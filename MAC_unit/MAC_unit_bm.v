==> flow/design.v <==
module macunit( 
input clk, 
input rst, 
input [7:0] A, B, 
output [15:0] Acc_out 
); 
    reg [15:0] accumulator; 
    always @(posedge clk or posedge rst) begin 
        if (rst) 
            accumulator <= 16'd0; 
        else 
            accumulator <= accumulator + (A * B); 
    end 
   assign Acc_out = accumulator; 
endmodule 
### Reports on macunit

The steps from the RTL of macunit to its reports follow in flow order.
Lines are those of the file above, counted from 1.
Operators carry their Yosys type and port widths (W data, S select, Z words).
Not given: --

| set-up | value |
|---|---|
| top module | macunit |
| clock port | clk |
| cell library | sky130hd |
| library corner | tt_025C_1v80 |

### Elaborated design

Counts by Yosys on the flattened word-level netlist (proc, flatten, opt, wreduce; memories kept). Register bits leave out memories and registers merged into their read ports (data or address); mux counts leave out enables and synchronous resets folded into registers. Print and check cells are left out. Cells with the same type and inputs are merged into one.

| storage and ports | value |
|---|---|
| clocked read ports x word width | 0 |
| RAM bits | 0 |
| memory bits (read-only) | 0 |
| latch bits | 0 |
| bits of input ports | 18 |
| memory cells | 0 |
| register bits | 16 |
| word-level cells | 3 |

| operators by class | value |
|---|---|
| shift-type cells | 0 |
| $mul | 1 |
| divide/modulo/power cells | 0 |
| $lt $le $gt $ge | 0 |
| equal/unequal tests | 0 |
| bitwise logic cells | 0 |
| $add $sub $neg | 1 |
| multiplexer cells | 0 |
| reduce/logical cells | 0 |

Operators by type and width:

| operator | count |
|---|---|
| $mul A8 B8 Y16 | 1 |
| $add A16 B16 Y16 | 1 |

### Depth

Yosys ltp: most cells in a row. Word level: on the elaborated netlist, between registers, memories and ports. Mapped: between sequential cells and ports; inverters and the memories' decode and read muxes count.

| logic depth | value |
|---|---|
| depth after elaboration | 2 |
| ABC_AREA | 0 |
| gate-level depth with buffers | 16 |

### Mapped cells and area

Source: synth_stat.txt of the flow (Yosys; design flattened, memories mapped). It holds for the ABC_AREA given above (unset counts as 0); a run with the other value may have another netlist.

Cell types:

| cell type | count | total area (sq um) |
|---|---|---|
| sky130_fd_sc_hd__fa_1 | 50 | 1000.96 |
| sky130_fd_sc_hd__ha_1 | 35 | 437.92 |
| sky130_fd_sc_hd__dfrtp_1 | 16 | 400.384 |
| sky130_fd_sc_hd__inv_1 | 101 | 379.114 |
| sky130_fd_sc_hd__and2_1 | 34 | 212.704 |
| sky130_fd_sc_hd__nand2_1 | 36 | 135.13 |
| sky130_fd_sc_hd__xnor2_1 | 8 | 70.067 |
| sky130_fd_sc_hd__a21oi_1 | 10 | 50.048 |
| sky130_fd_sc_hd__nor2_1 | 10 | 37.536 |
| sky130_fd_sc_hd__o311ai_4 | 1 | 26.275 |
| sky130_fd_sc_hd__o21a_1 | 3 | 22.522 |
| sky130_fd_sc_hd__nand3_1 | 4 | 20.019 |
| sky130_fd_sc_hd__nor4b_1 | 2 | 17.517 |
| sky130_fd_sc_hd__o31a_4 | 1 | 17.517 |
| sky130_fd_sc_hd__a211oi_1 | 2 | 15.014 |
| sky130_fd_sc_hd__nor2b_4 | 1 | 13.763 |
| sky130_fd_sc_hd__o21bai_2 | 1 | 11.261 |
| sky130_fd_sc_hd__and4b_1 | 1 | 10.01 |

Other cell types: 21; their cells: 22.

| synthesis totals | value |
|---|---|
| cells in the netlist | 338 |
| chip area (Yosys) | 3027.9 sq um |
| buffer cells | 2 |
| mapped flip-flops | 16 |
| sequential part of the area | 400.4 sq um |

### Worst setup path after synthesis

OpenSTA on the mapped netlist: ideal clock, no wires. The path of least setup slack (recovery checks aside). Input and output delay are each 20% of the period. Register names are those of the netlist, which keeps one name where synthesis merged equal registers.

| timing post-synthesis | value |
|---|---|
| path type | input -> register |
| start | input port B[4] |
| end | register accumulator[13] |
| delay of the path | 3.475 ns |
| stages on the path | 13 |
| path slack | 1.109 ns |
| data required time | 5.609 ns |
| launch time at the first pin | 1.146 ns |
| clock period | 5.73 ns |
| arrival time | 4.500 ns |
| period reached after synthesis | 4.621 ns |

"delay of the path" = arrival - input delay + setup time.
"stages on the path": output pins that drive a net of the path, with the launching flip-flop's if there is one; two outputs of one cell count as two.
"period reached after synthesis" = period - worst setup slack (recovery checks aside). The figure is calculated, with input and output delays left at 20% of the set period.
Between the ends stands the longest chain of elaborated cells between them, by number of cells; it is not shown to be the way that was timed. Of several equally long chains one is given.
Each line given opens the expression or statement behind the cell; cells for indexed reads and writes are added by Yosys, which also makes memories of some case tables.

| between the ends, post-synthesis | value |
|---|---|
| cells stage by stage | sky130_fd_sc_hd__and2_1 sky130_fd_sc_hd__fa_1 sky130_fd_sc_hd__fa_1 sky130_fd_sc_hd__inv_1 sky130_fd_sc_hd__fa_1 sky130_fd_sc_hd__fa_1 sky130_fd_sc_hd__inv_1 sky130_fd_sc_hd__ha_1 sky130_fd_sc_hd__o21a_1 sky130_fd_sc_hd__o31a_4 sky130_fd_sc_hd__o311ai_4 sky130_fd_sc_hd__and4b_1 sky130_fd_sc_hd__nor3_2 |
| cells in the longest elaborated chain | 2 |

RTL lines, path post-synthesis:

| item | line | RTL |
|---|---|---|
| start, declared | 4 | `input [7:0] A, B,` |
| $mul A8 B8 Y16 | 12 | `accumulator <= accumulator + (A * B);` |
| $add A16 B16 Y16 | 12 |  |
| end, assigned | 10 | `accumulator <= 16'd0;` |
| end, assigned | 12 |  |
| end, declared | 7 | `reg [15:0] accumulator;` |

### Path in the finished layout

From the final timing report of run 1: the path of least setup slack in the routed layout; clock arrival at registers is part of the times.

| timing after layout | value |
|---|---|
| path type | input -> register |
| start | input port A[7] |
| end | register accumulator[14] |
| arrival time | 4.10 ns |
| data required time | 3.29 ns |
| path slack | -0.81 ns |
| clock period | 3.11 ns |
| stages on the path | 17 |
| launch time at the first pin | 0.62 ns |

Between the ends stands the longest chain of elaborated cells between them, by number of cells; it is not shown to be the way that was timed. Of several equally long chains one is given.

| between the ends, after layout | value |
|---|---|
| cells stage by stage | sky130_fd_sc_hd__buf_4 sky130_fd_sc_hd__buf_4 sky130_fd_sc_hd__nand2_1 sky130_fd_sc_hd__fa_1 sky130_fd_sc_hd__inv_1 sky130_fd_sc_hd__ha_1 sky130_fd_sc_hd__fa_1 sky130_fd_sc_hd__inv_1 sky130_fd_sc_hd__fa_1 sky130_fd_sc_hd__inv_1 sky130_fd_sc_hd__ha_1 sky130_fd_sc_hd__buf_4 sky130_fd_sc_hd__nand2_1 sky130_fd_sc_hd__o21ai_1 sky130_fd_sc_hd__or3_1 sky130_fd_sc_hd__o21bai_2 sky130_fd_sc_hd__xnor2_1 |
| cells in the longest elaborated chain | 2 |

RTL lines, path after layout:

| item | line | RTL |
|---|---|---|
| start, declared | 4 | `input [7:0] A, B,` |
| $mul A8 B8 Y16 | 12 | `accumulator <= accumulator + (A * B);` |
| $add A16 B16 Y16 | 12 |  |
| end, assigned | 10 | `accumulator <= 16'd0;` |
| end, assigned | 12 |  |
| end, declared | 7 | `reg [15:0] accumulator;` |

==> runs of macunit <==
Design macunit on sky130hd. What follows are 2 stored runs of the flow, each under its own settings; their order means nothing. The constraints put input and output delay at 20% of the set period each and load the outputs with 0.01 pF.
"achieved period" is the run's clock period less its worst setup slack. It is reckoned from that one timing run; input and output delays stay at 20% of the period that was set.
"critical setup path time" means the part of the period allowed to the worst setup path (the constraints hold back 20% at inputs and 20% at outputs) less its slack; where the path has registers, the arrival times of their clocks count too.

#### Run 1

| setting | value |
|---|---|
| period_ns | `3.11` |
| CORE_UTILIZATION | `23` |
| SETUP_SLACK_MARGIN | `-0.19` |
| CORE_MARGIN | `4` |
| TNS_END_PERCENT | `10` |
| CTS_CLUSTER_SIZE | `87` |
| CTS_CLUSTER_DIAMETER | `246` |
| CAP_MARGIN | `40` |
| SLEW_MARGIN | `10` |
| MIN_ROUTING_LAYER | `met2` |

| result | value |
|---|---|
| post-synthesis cell area | 3027.9 sq um |
| area inside the die boundary | 15063.9 sq um |
| standard-cell area after layout | 4147.7 sq um |
| final utilization | 32.5% |
| worst setup slack after layout | -0.807 ns |
| total negative slack on setup checks | -7.113 ns |
| final worst hold slack | 0.504 ns |
| achieved period | 3.917 ns |
| critical setup path time | 3.30 ns |
| critical path type | input -> register |

#### Run 2

| setting | value |
|---|---|
| period_ns | `6.04` |
| CORE_UTILIZATION | `36` |
| PLACE_DENSITY_LB_ADDON | `0.17` |
| CELL_PAD_IN_SITES_GLOBAL_PLACEMENT | `3` |
| CELL_PAD_IN_SITES_DETAIL_PLACEMENT | `0` |
| TNS_END_PERCENT | `100` |
| CTS_CLUSTER_SIZE | `29` |
| CAP_MARGIN | `30` |
| SLEW_MARGIN | `25` |
| CORE_MARGIN | `2` |

| result | value |
|---|---|
| post-synthesis cell area | 3027.9 sq um |
| area inside the die boundary | 9160.4 sq um |
| standard-cell area after layout | 3543.4 sq um |
| final utilization | 43.3% |
| worst setup slack after layout | 0.634 ns |
| total negative slack on setup checks | 0.000 ns |
| final worst hold slack | 0.511 ns |
| achieved period | 5.406 ns |
| critical setup path time | 4.20 ns |
| critical path type | input -> register |
